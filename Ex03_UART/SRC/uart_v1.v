==> flow/design.v <==
`timescale 1ns / 1ps
module rx_ctrl#(
	parameter               		CLK_PER = 50_000_000,
	parameter    					BAND_RATE = 9600
)(
	input  							clk_i,
	input							rst_n,
	input 							uart_rx,
	output reg [7:0] 				rd_data,
	output reg		 				rd_data_valid
    );
	localparam            		 	UART_CNT = CLK_PER/BAND_RATE;
	localparam             			UART_NUM = 10;
	reg uart_rx_1, uart_rx_2;
	always @(posedge clk_i) begin
		if(!rst_n)
			{uart_rx_2,uart_rx_1} <= 2'b00;
		else 
			{uart_rx_2,uart_rx_1} <= {uart_rx_1,uart_rx};
	end
	reg flag_rx;
	wire flag_bit;
	reg [13:0]   rx_uart_conter;
	reg [4:0]    rx_uart_num_counter;
	always @(posedge clk_i) begin
		if(!rst_n)
			flag_rx <= 0;
		else if(uart_rx_2 == 0)
			flag_rx <= 1;
		else if(rx_uart_conter == UART_CNT-1 && rx_uart_num_counter == UART_NUM -1)
			flag_rx <= 0;
	end
	always @(posedge clk_i) begin
		if(!rst_n)
			rx_uart_conter <= 0;
		else begin
			if(flag_rx) begin
				if(rx_uart_conter == UART_CNT-1)
					rx_uart_conter <= 0;
				else 	
					rx_uart_conter <= rx_uart_conter + 1;
			end
			else begin
				rx_uart_conter <= 0;
			end
		end
	end
	always @(posedge clk_i) begin
		if(!rst_n)
			rx_uart_num_counter <= 0;
		if(flag_rx) begin
				if(rx_uart_conter == UART_CNT-1 && rx_uart_num_counter == UART_NUM -1)
					rx_uart_num_counter <= 0;
				else if(rx_uart_conter == UART_CNT-1 )
					rx_uart_num_counter <= rx_uart_conter + 1;
			end
			else begin
				rx_uart_num_counter <= 0;
			end
	end
	assign flag_bit = (rx_uart_conter ==  UART_CNT/2-1)? 1'b1 : 1'b0;
	always @(posedge clk_i) begin
		if(!rst_n)
			rd_data <= 0;
		else if(rx_uart_num_counter >= 1 && rx_uart_num_counter <= 8 && flag_bit)
			rd_data <= {uart_rx_2,rd_data[7:1]};
	end
	always @(posedge clk_i) begin
		if(!rst_n)
			rd_data_valid <= 0;
		else if(rx_uart_conter == UART_CNT-1 && rx_uart_num_counter == UART_NUM -1)
			rd_data_valid <= 1;
		else 	
			rd_data_valid <= 0;
	end
endmodule
`timescale 1ns / 1ps
module tx_ctrl#(
	parameter               		CLK_PER = 50_000_000,
	parameter    					BAND_RATE = 9600
)(
	input  							clk_i,
	input							rst_n,
	input							tx_data_valid,
	input							tx_data,
	output							uart_tx
    );
	localparam            		 	UART_CNT = CLK_PER/BAND_RATE;
	localparam             			UART_NUM = 10;
	reg  tx_flag;
	wire tx_bit_flag;
	reg [13:0]   tx_uart_conter;
	reg [4:0]    tx_uart_num_counter;
	always @(posedge clk_i) begin
		if(!rst_n)
			tx_flag <= 0;
		else if(tx_data_valid)
			tx_flag <= 1;
		else if(tx_uart_conter == UART_CNT-1 && tx_uart_num_counter == UART_NUM-1)
			tx_flag <= 0;
	end
	always @(posedge clk_i) begin
		if(!rst_n)
			tx_uart_conter <= 0;
		else  begin
			if(tx_flag) begin
				if(tx_uart_conter == UART_CNT-1)
					tx_uart_conter <= 0;
				else	
					tx_uart_conter <= tx_uart_conter + 1;
			end
			else
				tx_uart_conter <= 0;
		end	
	end
	always @(posedge clk_i) begin
		if(!rst_n)
			tx_uart_num_counter <= 0;
		else  begin
			if(tx_flag) begin
				if(tx_uart_conter == UART_CNT-1 && tx_uart_num_counter == UART_NUM-1)
					tx_uart_num_counter <= 0;
				else if(tx_uart_conter == UART_CNT-1)
					tx_uart_num_counter <= tx_uart_conter + 1;
			end
			else
				tx_uart_num_counter <= 0;
		end	
	end
	assign tx_bit_flag = (tx_uart_conter == 0 && tx_flag == 1)? 1'b1 : 1'b0;
	reg [UART_NUM-1:0]  shift_tx;
	always @(posedge clk_i) begin
		if(!rst_n)
			shift_tx <= 0;
		else if(tx_data_valid) 
			shift_tx <= {1'b1,tx_data,1'b0};
		else if(tx_uart_num_counter>=1 && tx_bit_flag == 1)
			shift_tx <= {1'b1,shift_tx[UART_NUM-1:1]};
	end
	assign uart_tx = shift_tx[0];
endmodule
`timescale 1ns / 1ps
module uart_v1#(
	parameter               		CLK_PER = 50_000_000,
	parameter    					BAND_RATE = 9600
)(
	input 					clk_i,
	input 					rst_n,
	output 					uart_tx,
	input 					tx_data_valid,
	input [7:0] 			tx_data,
	input 					uart_rx,
	output 					rx_data_valid,
	output[7:0]   			rx_data
    );
	rx_ctrl#(
	    .CLK_PER   (CLK_PER  ),
	    .BAND_RATE (BAND_RATE)
	)rx_ctrl(
	    .clk_i			(clk_i		   ),
	    .rst_n			(rst_n		   ),
	    .uart_rx		(uart_rx	   ),
	    .rd_data		(rx_data	   ),
	    .rd_data_valid  (rx_data_valid )
    );
	tx_ctrl#(
		.CLK_PER   (CLK_PER  ),
		.BAND_RATE (BAND_RATE)
	)tx_ctrl(
		.clk_i			(clk_i	      ),
		.rst_n			(rst_n		  ),	
		.tx_data_valid	(tx_data_valid),
		.tx_data		(tx_data	  ),
		.uart_tx        (uart_tx      )
    );
endmodule
### Tool chain data of uart_v1

The steps from the RTL of uart_v1 to its reports follow in flow order.
Line numbers count from 1 in the design file above.
Not given: --

| inputs | value |
|---|---|
| top | uart_v1 |
| clock | clk_i |
| standard-cell library | sky130hd |
| library corner | tt_025C_1v80 |

### Word level

Yosys after proc, flatten, opt, wreduce and memory -nomap, before mapping. Memory bits, and registers merged into a memory's read port (data or address), are not among the register bits. Print and check cells are not counted. Equal cells are merged and count once.

| word-level totals | value |
|---|---|
| flip-flop bits (word level) | 61 |
| bits in latches | 0 |
| bits in writable memories | 0 |
| bits in read-only memories | 0 |
| clocked read ports x word width | 0 |
| memories kept | 0 |
| input bits | 12 |
| output and inout port bits | 10 |
| cells after elaboration | 52 |

| operators by class | value |
|---|---|
| $add $sub $neg | 2 |
| $mul | 0 |
| div/mod/pow operators | 0 |
| order comparisons | 3 |
| equal/unequal tests | 7 |
| shift-type cells | 0 |
| mux-type cells | 11 |
| bitwise operators | 3 |
| reduce/logical cells | 14 |

Operators with widths:

| cell | count |
|---|---|
| adder 14 x 1 -> 14 bit (second input constant) | 2 |
| equality test 14 x 13 -> 1 bit (second input constant) | 2 |
| equality test 14 x 12 -> 1 bit (second input constant) | 1 |
| logical NOT 14 bit | 1 |
| >= comparator 5 x 1 -> 1 bit (second input constant) | 2 |
| equality test 5 x 4 -> 1 bit (second input constant) | 2 |
| 2-to-1 mux 5 bit | 2 |
| OR reduction 3 bit | 3 |
| 2-to-1 mux 1 bit | 7 |
| logical AND 1 bit | 6 |
| 2-to-1 mux 3 bit | 2 |
| less-or-equal comparator 5 x 4 -> 1 bit (second input constant) | 1 |
| nonzero test 2 bit | 2 |
| OR reduction 2 bit | 2 |
| NOT 1 bit | 3 |
| inequality test 2 x 1 -> 1 bit (second input constant) | 1 |
| inequality test 2 bit (second input constant) | 1 |

### Depth

Longest topological path by Yosys (ltp), each cell counted once; first at word level (registers and memories cut), then after technology mapping (sequential cells cut; the memories' decode and read muxes count).

| depth | value |
|---|---|
| depth in word-level cells | 6 |
| ABC_AREA | 0 |
| gate-level depth with buffers | 7 |
| mapped depth without buffers | 6 |

### Mapped cells and area

Yosys stat after the flow's synthesis: flattened, memories mapped to cells. It holds for the ABC_AREA given above (unset counts as 0); a run with the other value may have another netlist.
Totals and module areas in this step are rounded.

Cells by type:

| cell | count | area in all (sq um) |
|---|---|---|
| sky130_fd_sc_hd__dfxtp_1 | 61 | 1.22E+03 |
| sky130_fd_sc_hd__nand3_1 | 31 | 155.149 |
| sky130_fd_sc_hd__nor2_1 | 38 | 142.637 |
| sky130_fd_sc_hd__a21oi_1 | 22 | 110.106 |
| sky130_fd_sc_hd__xnor2_1 | 12 | 105.101 |
| sky130_fd_sc_hd__xor2_1 | 12 | 105.101 |
| sky130_fd_sc_hd__o21ai_0 | 19 | 95.091 |
| sky130_fd_sc_hd__nand2_1 | 14 | 52.55 |
| sky130_fd_sc_hd__and3_1 | 6 | 37.536 |
| sky130_fd_sc_hd__ha_1 | 3 | 37.536 |
| sky130_fd_sc_hd__nor4_1 | 5 | 31.28 |
| sky130_fd_sc_hd__inv_1 | 8 | 30.029 |
| sky130_fd_sc_hd__and4_1 | 3 | 26.275 |
| sky130_fd_sc_hd__nor4b_1 | 3 | 26.275 |
| sky130_fd_sc_hd__or3b_2 | 3 | 26.275 |
| sky130_fd_sc_hd__nand4bb_1 | 2 | 22.522 |
| sky130_fd_sc_hd__nor4_4 | 1 | 21.27 |
| sky130_fd_sc_hd__nor3_1 | 4 | 20.019 |

Not listed: further types 25, cells in them 38.

| synthesis totals | value |
|---|---|
| cell count | 285 |
| cell area after synthesis | 2550 sq um |
| sequential part of the area | 1220 sq um |
| flip-flop cells | 61 |
| buffer cells | 8 |

The figures by module come from a second, unflattened synthesis with its own total; it is not the netlist above.

| unflattened totals | value |
|---|---|
| cell total of the unflattened synthesis | 283 |
| area total of the unflattened synthesis | 2530 sq um |

Rows give one instance, submodules left out.

Modules:

| module | instances | cells | area (sq um) | seq. area (sq um) |
|---|---|---|---|---|
| tx_ctrl | 1 | 149 | 1270 | 601 |
| rx_ctrl | 1 | 134 | 1260 | 621 |
| uart_v1 | 1 | 0 | 0.0 | 0.0 |

### Path before layout

Source: OpenSTA report_checks on the synthesized netlist (no wires, ideal clock, input and output delay 20% of the period each), path of least setup slack; recovery checks are left aside. Register names are those of the netlist, which keeps one name where synthesis merged equal registers.

| timing path after synthesis | value |
|---|---|
| path type | reg2reg |
| from | register rx_ctrl.rx_uart_conter[0] |
| to | register rx_ctrl.rx_uart_conter[3] |
| clock period | 4.09 ns |
| library setup time | 0.117 ns |
| launch time at the first pin | 0.000 ns |
| data arrival time | 1.846 ns |
| required time | 3.973 ns |
| slack | 2.127 ns |
| delay of the path | 1.963 ns |
| stages | 8 |
| path buffers | 2 |
| synthesis period reached | 1.963 ns |

"delay of the path" = arrival - input delay + setup time.
"stages" counts driving pins, that of a launching flip-flop among them; a cell with two outputs on the path counts twice.
"synthesis period reached" is the clock period less the worst setup slack; recovery checks do not enter. This is arithmetic on one report: input and output delays are still those of the set period (20% each).
Between the ends stands the longest chain of elaborated cells between them, by number of cells; it is not shown to be the way that was timed. Of several equally long chains one is given.
Each line given opens the expression or statement behind the cell; cells for indexed reads and writes are added by Yosys, which also makes memories of some case tables.
A register here has more assigning lines than the two given.

| on the way, after synthesis | value |
|---|---|
| cell sequence | sky130_fd_sc_hd__dfxtp_1 sky130_fd_sc_hd__ha_1 sky130_fd_sc_hd__or3b_2 sky130_fd_sc_hd__or4_1 sky130_fd_sc_hd__buf_2 sky130_fd_sc_hd__nand3_2 sky130_fd_sc_hd__buf_4 sky130_fd_sc_hd__nor2_1 |
| length of the longest elaborated chain | 2 |
| elaborated cells between the ends (all ways) | 3 |
| those cells by class | add/sub: 1; eq/ne: 1; reduce/logical: 1 |

RTL lines, path after synthesis:

| element | line | text |
|---|---|---|
| start: declaration | 23 | `reg [13:0] rx_uart_conter;` |
| start: assignment | 35 | `rx_uart_conter <= 0;` |
| start: assignment | 41 | `rx_uart_conter <= rx_uart_conter + 1;` |
| equality test 14 x 13 -> 1 bit | 38 | `if(rx_uart_conter == UART_CNT-1)` |
| OR reduction 3 bit | -- |  |
| end: assignment | 39 | `rx_uart_conter <= 0;` |
| end: assignment | 41 |  |
| end: declaration | 23 |  |

### Timing after layout

Path of least setup slack in the final report of entry A (OpenROAD, finished layout, wires in). Where an end is a register, its clock arrival counts in the times.

| timing path after layout | value |
|---|---|
| path type | reg2reg |
| from | register rx_ctrl.rx_uart_conter[0] |
| to | register rx_ctrl.rx_uart_num_counter[3] |
| clock period | 2.25 ns |
| library setup time | 0.05 ns |
| launch time at the first pin | 0.32 ns |
| data arrival time | 2.23 ns |
| required time | 2.51 ns |
| slack | 0.28 ns |
| stages | 6 |
| path buffers | 0 |

Between the ends stands the longest chain of elaborated cells between them, by number of cells; it is not shown to be the way that was timed. Of several equally long chains one is given.
A register here has more assigning lines than the two given.

| on the way, after layout | value |
|---|---|
| cell sequence | sky130_fd_sc_hd__dfxtp_2 sky130_fd_sc_hd__ha_2 sky130_fd_sc_hd__or3b_2 sky130_fd_sc_hd__or4_4 sky130_fd_sc_hd__mux2_4 sky130_fd_sc_hd__nor2_2 |
| length of the longest elaborated chain | 3 |
| elaborated cells between the ends (all ways) | 6 |
| those cells by class | add/sub: 1; eq/ne: 2; mux: 1; reduce/logical: 2 |

RTL lines, path after layout:

| element | line | text |
|---|---|---|
| start: declaration | 23 | `reg [13:0] rx_uart_conter;` |
| start: assignment | 35 | `rx_uart_conter <= 0;` |
| start: assignment | 41 | `rx_uart_conter <= rx_uart_conter + 1;` |
| equality test 14 x 13 -> 1 bit | 52 | `if(rx_uart_conter == UART_CNT-1 && rx_uart_num_counter == UART_NUM -1)` |
| logical AND 1 bit | 52 |  |
| OR reduction 2 bit | -- |  |
| end: assignment | 53 | `rx_uart_num_counter <= 0;` |
| end: assignment | 55 | `rx_uart_num_counter <= rx_uart_conter + 1;` |
| end: declaration | 24 | `reg [4:0] rx_uart_num_counter;` |

Lab notebook: uart_v1

Stored flow runs of uart_v1 (2 of them; Yosys, OpenROAD, sky130hd). They differ in their settings and are not a sequence. Constraints: input delay and output delay 20% of the set period each, output load 0.01 pF.
By "achieved period" is meant the clock period of the run minus its worst setup slack. This is arithmetic on one report: input and output delays are still those of the set period (20% each).
"time on the worst setup path": the worst setup path's part of the clock period (all of it between registers, 20% less for each end at a port) less its slack. A launch clock that arrives late makes it longer, a capture clock that arrives late makes it shorter.
"total power after layout": no workload was simulated; the value follows from the tool's default switching activity.
Values from the reports are rounded here.
Among the settings, -- means not set for that run.

| stored run | period_ns | SETUP_SLACK_MARGIN | CAP_MARGIN | CORE_MARGIN | CORE_UTILIZATION | SLEW_MARGIN | PLACE_DENSITY_LB_ADDON | TNS_END_PERCENT | CTS_CLUSTER_SIZE | CTS_CLUSTER_DIAMETER | worst slack on setup checks (ns) | achieved period (ns) | synthesized cell area (sq um) | total power after layout (W) | area of the standard cells in the finished layout (sq um) | time on the worst setup path (ns) | critical path kind | post-layout utilization (%) | area of the die (sq um) | worst hold slack in the final report (ns) | setup TNS (ns) |
|---|---|---|---|---|---|---|---|---|---|---|---|---|---|---|---|---|---|---|---|---|---|
| entry A | 2.25 | 0.17 | 20 | 2 | 40 | 20 | -- | -- | -- | -- | 0.282 | 1.968 | 2550 | 0.00201 | 2980 | 1.97 | reg2reg | 47.5 | 7040 | 0.422 | 0.000 |
| entry B | 3.76 | 0.0 | 20 | 2 | 26 | 20 | 0.04 | 70 | 17 | 318 | 1.55 | 2.206 | 2550 | 0.00142 | 3070 | 2.21 | reg2reg | 31.8 | 10600 | 0.429 | 0.000 |
