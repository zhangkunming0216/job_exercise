==> flow/design.v <==
`timescale 1ns / 1ps
module spi_v1#(
	parameter                     SPI_FRE = 1_000_000,
	parameter                     CLK_FRE = 100_000_000
)(
	input                         clk_i,
	input                         rst_n,
	input                         work_en,
	output 						  spi_cs,
	output 						  spi_sck,
	output 						  spi_sdo
    );
	localparam                 SCK_COUNT_Half = CLK_FRE/SPI_FRE;
	localparam                     IDLE = 5'b0_0001;
	localparam                	   WAIT = 5'b0_0010;
	localparam                 READ_MEM = 5'b0_0100;
	localparam                WRITE_REG = 5'b0_1000;
	localparam                     STOP = 5'b1_0000;
	localparam 				   REG0 = 8'h01;
	localparam 				   REG1 = 8'h02;
	localparam 				   REG2 = 8'h03;
	localparam 				   REG3 = 8'h04;
	reg [4:0]                 state;
	always @(posedge clk_i) begin
		if(!rst_n)
			state <= IDLE;
		else begin
			case(state)
				IDLE:
					if(work_en)
						state <= WAIT;
				WAIT:
					if(wait_end)
						state <= READ_MEM;
				READ_MEM:
					state <= WRITE_REG;
				WRITE_REG:
					if(shift_end == 1 && shift_all != 1)
						state <= WAIT;
					else if(shift_end == 1 && shift_all == 1)
						state <= STOP;
				STOP:
					state <= STOP;
				default:
					state <= IDLE;
			endcase
		end
	end
	wire wait_end;
	reg [15:0] wait_count_r;
	always @(posedge clk_i) begin
		if(!rst_n)
			wait_count_r <= 0;
		else if(state == WAIT)
			wait_count_r <= wait_count_r + 1;
		else 	
			wait_count_r <= 0;
	end	
	assign wait_end = wait_count_r[15];
	reg [7:0] shift_reg;
	always @(posedge clk_i) begin
		if(!rst_n)
			shift_reg <= 8'hff;
		else if(state == READ_MEM) 
				case(shift_counter_r)
					2'b00:    shift_reg <= REG0;
					2'b01:    shift_reg <= REG1;
					2'b10:    shift_reg <= REG2;
					2'b11:    shift_reg <= REG3;
					default:  shift_reg <= 0;
				endcase
		else if (state == WRITE_REG)
			if(sdo_change_w)
			shift_reg <= {shift_reg[6:0],1'b0};
	end
	wire shift_all;
	wire shift_end;
	reg [1:0] shift_counter_r;
	reg [2:0] send_num_counter_r;
	reg [5:0] spi_half_counter_r;
	always @(posedge clk_i) begin
		if(!rst_n)
			spi_half_counter_r <= 0;
		else if(state == WRITE_REG) begin
			if(spi_half_counter_r == SCK_COUNT_Half-1)
				spi_half_counter_r <= 0;
			else 	
				spi_half_counter_r <= spi_half_counter_r + 1;
		end
		else 
			spi_half_counter_r <= 0;
	end
	reg sck_r;
	always @(posedge clk_i) begin
		if(!rst_n)
			sck_r <= 0;
		else if(state == WRITE_REG) begin 
			if(spi_half_counter_r <= SCK_COUNT_Half/2-1)
				sck_r <= 1;
			else 
				sck_r <= 0;
		end
		else 
			sck_r <= 0;
	end
	assign spi_sck = sck_r;
	wire sdo_change_w;
	assign sdo_change_w = (spi_half_counter_r == SCK_COUNT_Half-1) ? 1'b1 : 1'b0;
	always @(posedge clk_i) begin
		if(!rst_n)
			send_num_counter_r <= 0;
		else if(state == WRITE_REG) begin
			if(sdo_change_w)
				send_num_counter_r <= send_num_counter_r + 1;
		end
		else 
			send_num_counter_r <= 0;
	end
	assign shift_end = (send_num_counter_r == 7 && sdo_change_w)? 1'b1 : 1'b0;
	always @(posedge clk_i) begin
		if(!rst_n)
			shift_counter_r <= 0;
		else if(shift_end)
			shift_counter_r <= shift_counter_r + 1;
	end
	assign shift_all = (shift_end && shift_counter_r == 3) ? 1'b1 : 1'b0;
	reg spi_cs_r;
	always @(posedge clk_i) begin
		if(!rst_n)
			spi_cs_r <= 0;
		else if(state == WRITE_REG) 
			spi_cs_r <= 1;
		else 
			spi_cs_r <= 0;
	end
	assign spi_cs = spi_cs_r;
	reg sdo_r;
	assign spi_sdo = sdo_r;
	always @(posedge clk_i) begin
		if(!rst_n)
			sdo_r <= 0;
		else if(state == WRITE_REG) begin
			sdo_r <= shift_reg[7];
		end
		else
			sdo_r <=  0;
	end
endmodule
# From RTL to reports: spi_v1
# Tool output for the design above, in the order of the flow.
# Line numbers count from 1 in the design file above.
# Cell names lack the library's common part.
# The mark - stands for no value.
# design
top	spi_v1
clock_port	clk_i
cell_library	sky130hd
corner	tt_025C_1v80

# Word-level counts
# Counts by Yosys on the flattened word-level netlist (proc, flatten, opt, wreduce; memories kept). Register bits leave out memories and registers merged into their read ports (data or address). Print and check cells are left out. Cells with the same type and inputs are merged into one.
# classes
add_sub_neg	2
mul	0
div	0
compare	1
n_eq	7
shifts	0
n_mux	6
bitwise	1
reduce_logical	3
# op_table
operator	n
5-bit parallel mux with 5-bit select	1
16-bit by 1-bit adder with 16-bit output with constant B	1
5-bit 2-to-1 mux	2
8-bit 2-to-1 mux	1
6-bit by 1-bit adder with 6-bit output with constant B	1
6-bit <= comparator with constant B	1
5-bit by 1-bit equality test with 1-bit output with constant B	1
5-bit by 2-bit equality test with 1-bit output with constant B	1
5-bit by 3-bit equality test with 1-bit output with constant B	1
5-bit by 4-bit equality test with 1-bit output with constant B	1
5-bit equality test with constant B	1
2-bit != test with constant B	2
2-bit AND reduction	2
3-bit AND reduction	1
1-bit 2-to-1 mux	2
1-bit NOT	1
# word_totals
regBits	38
latch_bits	0
mem_bits_rw	0
mem_bits_ro	0
clocked_rd_ports_x_width	0
memories	0
output_inout_bits	3

# Longest topological paths
# Depth = most cells in a row (Yosys ltp): at word level without a register or memory, in the mapped netlist without a sequential cell, where the memories' decode and read muxes count.
# depth
word_depth	3
ABC_AREA	0
mapped_depth	4

# After synthesis
# The flow's flattened synthesis, as Yosys stat reports it; memories are mapped. The netlist is that of the ABC_AREA named above (0 if unset); the other value can give another one.
# The area totals of this step are shown rounded.
# mapped
cell_count	130
yosys_area_mm2	0.00121
seqArea_mm2	0.0006006
flip_flops	30
n_buf	3
# by_type
cell_type	n
dfxtp_1	30
ha_1	4
nor2_1	12
nand2_1	11
a21oi_1	7
xor2_1	4
inv_1	8
mux2i_1	3
o21ai_0	6
o31ai_1	4
or4_1	4
nand3_1	5
nand4_1	4
nor4_1	4
nand2b_1	3
or3_1	3
xnor2_1	2
and3_1	2
# Other cell types: 13; their cells: 14.

# Path before layout
# OpenSTA on the mapped netlist: ideal clock, no wires. The path of least setup slack (recovery checks aside). Input and output delay are each 20% of the period. Register names are those of the netlist, which keeps one name where synthesis merged equal registers.
# synth_timing
kind	register to register
from	register wait_count_r[0]
to	register wait_count_r[10]
period_ns	2.11
setup_ns	0.071
t_first_pin_ns	0.000
arrival_ns	1.365
t_required_ns	2.039
path_slack_ns	0.675
path_delay_ns	1.436
path_stages	5
path_buffers	0
synth_period_reached_ns	1.435
# "path_delay_ns" is the arrival time less input delay plus setup time.
# "path_stages" counts driving pins, that of a launching flip-flop among them; a cell with two outputs on the path counts twice.
# "synth_period_reached_ns" = period - worst setup slack (recovery checks aside). The figure is calculated, with input and output delays left at 20% of the set period.
# The rows between start and end are the longest chain of elaborated cells between them; the timing report does not say that the signal goes this way. Where chains are equally long, one stands for them.
# Each line given opens the expression or statement behind the cell; cells for indexed reads and writes are added by Yosys, which also makes memories of some case tables.
# A register here has more assigning lines than the two given.
# synth_between
path_cell_list	dfxtp_1 > ha_1 > nand4_2 > or4_1 > a21oi_1
elab_chain_len	1
cone_cells	1
lines_between	1
cone_classes	add/sub: 1
# synth_lines
item	line	text
start: declaration	50	reg [15:0] wait_count_r;
start: assignment	53	wait_count_r <= 0;
start: assignment	55	wait_count_r <= wait_count_r + 1;
16-bit by 1-bit adder with 16-bit output	55
end: assignment	53
end: assignment	55
end: declaration	50

# Worst path after layout
# From the final timing report of flow run A: the path of least setup slack in the routed layout; clock arrival at registers is part of the times.
# layout_timing
kind	register to register
from	register wait_count_r[2]
to	register wait_count_r[15]
period_ns	1.98
setup_ns	0.11
t_first_pin_ns	0.28
arrival_ns	1.80
t_required_ns	2.15
path_slack_ns	0.35
path_stages	4
path_buffers	0
# The rows between start and end are the longest chain of elaborated cells between them; the timing report does not say that the signal goes this way. Where chains are equally long, one stands for them.
# A register here has more assigning lines than the two given.
# layout_between
path_cell_list	dfxtp_1 > nand3_2 > nor4_1 > mux2_2
elab_chain_len	1
cone_cells	1
lines_between	1
cone_classes	add/sub: 1
# layout_lines
item	line	text
start: declaration	50	reg [15:0] wait_count_r;
start: assignment	53	wait_count_r <= 0;
start: assignment	55	wait_count_r <= wait_count_r + 1;
16-bit by 1-bit adder with 16-bit output	55
end: assignment	53
end: assignment	55
end: declaration	50

==> results <==
Measured data: module spi_v1, platform sky130hd, 2 stored runs of the flow under differing settings, order arbitrary. Input and output delays are each 20% of the period that was set; the output load is 0.01 pF.
"achieved_clock_period_ns" is the run's clock period less its worst setup slack. It is reckoned from that one timing run; input and output delays stay at 20% of the period that was set.
"worst_path_ns": the worst setup path's part of the clock period (all of it between registers, 20% less for each end at a port) less its slack. A launch clock that arrives late makes it longer, a capture clock that arrives late makes it shorter.
"power_total_mw" is the tool's figure for a default switching activity; nothing was simulated.
The results are shown rounded.

Flow run A, flow files:
==> flow/run.sh <==
#!/bin/bash
# the make line also repeats the synthesis and layout settings of config.mk as NAME=value (left out here)
make -C /OpenROAD-flow-scripts/flow DESIGN_CONFIG=/design/flow/config.mk WORK_HOME=/design/flow/orfs CLKGATE_MAP_FILE= finish
==> flow/config.mk <==
export PLATFORM = sky130hd
export DESIGN_NAME = spi_v1
export DESIGN_NICKNAME = spi_v1
export VERILOG_FILES = /design/flow/design.v
export SDC_FILE = /design/flow/constraint.sdc
export NUM_CORES = 4
export LEC_CHECK = 0
export CAP_MARGIN = 0
export CORE_MARGIN = 3
export CORE_UTILIZATION = 22
export MIN_ROUTING_LAYER = met2
export PLACE_DENSITY_LB_ADDON = 0.3
export SLEW_MARGIN = 40
export TNS_END_PERCENT = 40
==> flow/constraint.sdc <==
create_clock -name core_clock -period 1.98 [get_ports {clk_i}]
set_input_delay 0.3960 -clock core_clock [delete_from_list [all_inputs] [get_ports {clk_i}]]
set_output_delay 0.3960 -clock core_clock [all_outputs]
set_load 0.01 [all_outputs]

==> results of flow run A, as CSV <==
result,value
yosys.chip_area_mm2,0.00121
setupTns_ns,0.000
utilization_pct,27.6
worst_path_ns,1.63
worstPathKind,"register to register"
power_total_mw,1.141
worstSetupSlack_ns,0.353
achieved_clock_period_ns,1.627
dieArea_mm2,0.006426
finalCellArea_mm2,0.001435
holdWs_ns,0.434

Flow run B, flow files:
==> flow/run.sh <==
#!/bin/bash
# the make line also repeats the synthesis and layout settings of config.mk as NAME=value (left out here)
make -C /OpenROAD-flow-scripts/flow DESIGN_CONFIG=/design/flow/config.mk WORK_HOME=/design/flow/orfs CLKGATE_MAP_FILE= finish
==> flow/config.mk <==
export PLATFORM = sky130hd
export DESIGN_NAME = spi_v1
export DESIGN_NICKNAME = spi_v1
export VERILOG_FILES = /design/flow/design.v
export SDC_FILE = /design/flow/constraint.sdc
export NUM_CORES = 4
export LEC_CHECK = 0
export ABC_AREA = 0
export CAP_MARGIN = 20
export CORE_ASPECT_RATIO = 1.51
export CORE_MARGIN = 6
export CORE_UTILIZATION = 39
export CTS_CLUSTER_SIZE = 98
export GPL_ROUTABILITY_DRIVEN = 1
export GPL_TIMING_DRIVEN = 0
export HOLD_SLACK_MARGIN = 0.13
export MAX_ROUTING_LAYER = met4
export SLEW_MARGIN = 20
export TNS_END_PERCENT = 95
==> flow/constraint.sdc <==
create_clock -name core_clock -period 2.35 [get_ports {clk_i}]
set_input_delay 0.4700 -clock core_clock [delete_from_list [all_inputs] [get_ports {clk_i}]]
set_output_delay 0.4700 -clock core_clock [all_outputs]
set_load 0.01 [all_outputs]

==> results of flow run B, as CSV <==
result,value
setupTns_ns,0.000
dieArea_mm2,0.004611
holdWs_ns,0.431
power_total_mw,1.050
achieved_clock_period_ns,1.687
finalCellArea_mm2,0.001421
utilization_pct,48.8
worst_path_ns,1.22
worstPathKind,"input to register"
worstSetupSlack_ns,0.663
yosys.chip_area_mm2,0.00121
